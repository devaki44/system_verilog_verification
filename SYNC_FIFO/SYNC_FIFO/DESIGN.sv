==> flow/design.v <==
interface intf(input logic clk);
  logic rst;
  logic up_down;
  logic [3:0]count;
endinterface
module fifo(
  input clk,
  input rst,
  input en,
  input 		[3:0]	data_in,
  output 	reg	[3:0]	data_out,
  output full,
  output empty);
  reg [3:0]	fifo[0:15];
  reg [4:0]	w_ptr,r_ptr;
  always@(posedge clk)begin
    if(rst)begin
      data_out <= 0 ;
      w_ptr    <= 0 ;
      r_ptr    <= 0 ;
    end
    else begin
      if(en && !full)begin
        fifo[w_ptr] <= data_in ;
        w_ptr 		<= w_ptr + 1'b1 ;
      end
      else if(!en && !empty) begin
        data_out    <= fifo[r_ptr] ;
        r_ptr		<= r_ptr + 1'b1  ;
      end
    end
  end
  assign full = (w_ptr[4] != r_ptr[4]) && (w_ptr[3:0] == r_ptr[3:0]);
  assign empty  =  (w_ptr  == r_ptr) ;
endmodule
# Tool chain data of fifo
# The steps from the RTL of fifo to its reports follow in flow order.
# Line numbers count from 1 in the design file above.
# Not given: -
# design
design	fifo
clock	clk
cell_library	sky130hd
lib_corner	tt_025C_1v80

# After elaboration
# Counts by Yosys on the flattened word-level netlist (proc, flatten, opt, wreduce; memories kept). Register bits leave out memories and registers merged into their read ports (data or address); mux counts leave out enables and synchronous resets folded into registers. Print and check cells are left out. Cells with the same type and inputs are merged into one.
# Memory sizes are those after Yosys's memory passes, which may raise the word count (mostly to a power of two), join words into wider ones and drop unused or constant bits.
# bits
mem_count	1
reg_bits	10
input_bits	7
clocked_rd_ports_x_width	4
ram_bits	64
word_cells	22
out_inout_bits	6
# op_classes
n_eq	3
reduce_and_logical	7
n_mux	6
n_addsub	2
logic	1
# memory_table
memory	words	word_bits	rd	write_ports	line	source
fifo	16	4	1	1	14	reg [3:0] fifo[0:15];
# ops
cell	count
2-to-1 mux 4 bit	4
adder 5 x 1 -> 5 bit (second input constant)	2
== test 5 bit	1
== test 4 bit	1
logical AND 1 bit	3
zero test 1 bit	3
AND reduction 2 bit	1
2-to-1 mux 1 bit	2
!= test 1 bit	1
NOT 1 bit	1

# Depth
# Yosys ltp: most cells in a row. Word level: on the elaborated netlist, between registers, memories and ports. Mapped: between sequential cells and ports; inverters and the memories' decode and read muxes count.
# depth
ltp_word	6
abc_area	0
mapped_depth	7

# Mapped cells and area
# Yosys stat after the flow's synthesis: flattened, memories mapped to cells. It holds for the ABC_AREA given above (unset counts as 0); a run with the other value may have another netlist.
# Totals and module areas in this step are rounded.
# synth_totals
flip_flops	78
buf_cells	16
synth_area_um2	3321
mapped_cells	214
# types
cell_type	count	type_area_um2
sky130_fd_sc_hd__edfxtp_1	64	1.92E+03
sky130_fd_sc_hd__dfxtp_1	14	280.269
sky130_fd_sc_hd__mux4_2	12	270.259
sky130_fd_sc_hd__mux2i_1	10	100.096
sky130_fd_sc_hd__xnor2_1	8	70.067
sky130_fd_sc_hd__nor2_1	18	67.565
sky130_fd_sc_hd__ha_1	5	62.56
sky130_fd_sc_hd__mux2_2	5	56.304
sky130_fd_sc_hd__a211oi_1	6	45.043
sky130_fd_sc_hd__nor3_1	8	40.038
sky130_fd_sc_hd__nor4b_1	4	35.034
sky130_fd_sc_hd__a22oi_1	4	30.029
sky130_fd_sc_hd__a21oi_1	5	25.024
sky130_fd_sc_hd__a31oi_1	4	25.024
sky130_fd_sc_hd__nand2b_1	4	25.024
sky130_fd_sc_hd__nor4_1	4	25.024
sky130_fd_sc_hd__buf_4	3	22.522
sky130_fd_sc_hd__clkbuf_1	6	22.522
# Not listed: further types 19, cells in them 30.

# Path before layout
# Source: OpenSTA report_checks on the synthesized netlist (no wires, ideal clock, input and output delay 20% of the period each), path of least setup slack; recovery checks are left aside. Register names are those of the netlist, which keeps one name where synthesis merged equal registers.
# synth_timing
kind	reg2reg
from	register r_ptr[0]
to	memory fifo[6][0]
t_required_ns	2.031
driving_pins	7
setup_slack_ns	0.375
arrival_ns	1.656
tclk_ns	2.41
path_buffers	2
path_delay_ns	2.035
synth_period_reached_ns	2.035
# "path_delay_ns" is the arrival time less input delay plus setup time.
# "driving_pins" counts driving pins, that of a launching flip-flop among them; a cell with two outputs on the path counts twice.
# "synth_period_reached_ns" = period - worst setup slack (recovery checks aside). The figure is calculated, with input and output delays left at 20% of the set period.
# Between the ends stands the longest chain of elaborated cells between them, by number of cells; it is not shown to be the way that was timed. Of several equally long chains one is given.
# A line is the first line of the expression or statement that the cell stems from. Yosys adds cells for indexed reads and writes and turns some case tables into memories.
# The path ends at the enable pin of a flip-flop; only ways to that pin are counted.
# synth_via
cell_sequence	sky130_fd_sc_hd__dfxtp_1 -> sky130_fd_sc_hd__clkbuf_2 -> sky130_fd_sc_hd__xnor2_1 -> sky130_fd_sc_hd__nand4_1 -> sky130_fd_sc_hd__o21ai_2 -> sky130_fd_sc_hd__buf_2 -> sky130_fd_sc_hd__nor4b_1
elab_chain_cells	6
# synth_lines
item	line	source
start: declaration	15	reg [4:0] w_ptr,r_ptr;
start: assignment	20	r_ptr    <= 0 ;
start: assignment	29	r_ptr <= r_ptr + 1'b1 ;
== test 4 bit	33	assign full = (w_ptr[4] != r_ptr[4]) && (w_ptr[3:0] == r_ptr[3:0]);
logical AND 1 bit	33
zero test 1 bit	23	if(en && !full)begin
logical AND 1 bit	23
2-to-1 mux 4 bit	23
2-to-1 mux 4 bit	17	if(rst)begin
end: declaration	14	reg [3:0] fifo[0:15];

# Path in the finished layout
# From the final timing report of job 1: the path of least setup slack in the routed layout; clock arrival at registers is part of the times.
# layout_timing
kind	reg2out
from	register w_ptr[3]
to	output port empty
path_buffers	1
tclk_ns	3.46
driving_pins	5
setup_slack_ns	0.53
arrival_ns	2.24
t_required_ns	2.77
# Between the ends stands the longest chain of elaborated cells between them, by number of cells; it is not shown to be the way that was timed. Of several equally long chains one is given.
# layout_via
cell_sequence	sky130_fd_sc_hd__dfxtp_1 -> sky130_fd_sc_hd__xnor2_1 -> sky130_fd_sc_hd__and4_1 -> sky130_fd_sc_hd__and2_1 -> sky130_fd_sc_hd__clkdlybuf4s50_1
elab_chain_cells	1
# layout_lines
item	line	source
start: declaration	15	reg [4:0] w_ptr,r_ptr;
start: assignment	19	w_ptr    <= 0 ;
start: assignment	25	w_ptr <= w_ptr + 1'b1 ;
== test 5 bit	34	assign empty  =  (w_ptr  == r_ptr) ;
end: declaration	13	output empty);

# Measured results for fifo: 2 stored runs of the Yosys and OpenROAD flow on sky130hd. The settings differ; the order carries no meaning. The constraints put input and output delay at 20% of the set period each and load the outputs with 0.01 pF.
# "achieved_period_ns": clock period set for the run, less the worst setup slack. It is reckoned from that one timing run; input and output delays stay at 20% of the period that was set.
# By "timing.worst_path_ns" is meant the share of the clock period that the worst setup path is allowed (20% is reserved at inputs, 20% at outputs), minus its slack. Clock arrival times at its registers enter into it.
# By "fin_power_mw" is meant OpenSTA's value without simulated activity: inputs other than the clock are taken to toggle once in ten clock periods, and the tool carries that through the logic.
# Results are given in rounded form.
# Settings: n/a = not set for that run.
run name	period_ns	CORE_UTILIZATION	SETUP_SLACK_MARGIN	PLACE_DENSITY_LB_ADDON	HOLD_SLACK_MARGIN	CELL_PAD_IN_SITES_GLOBAL_PLACEMENT	ABC_AREA	CAP_MARGIN	CORE_MARGIN	SLEW_MARGIN	die_area_um2	fin_util_pct	achieved_period_ns	timing.worst_path_ns	worstPathKind	ys_area_um2	final_stdcell_area_um2	fin_power_mw	ws_hold_ns	tns_ns	fin_ws_ns
job 1	3.46	67	0.39	0.13	0.24	0	0	20	2	20	5535	77.9	2.931	2.24	reg2out	3321	3705	2.042	0.497	0.000	0.529
job 2	2.05	40	n/a	n/a	n/a	n/a	n/a	20	2	20	9047	49.1	1.893	1.48	reg2out	3321	3990	3.532	0.499	0.000	0.157
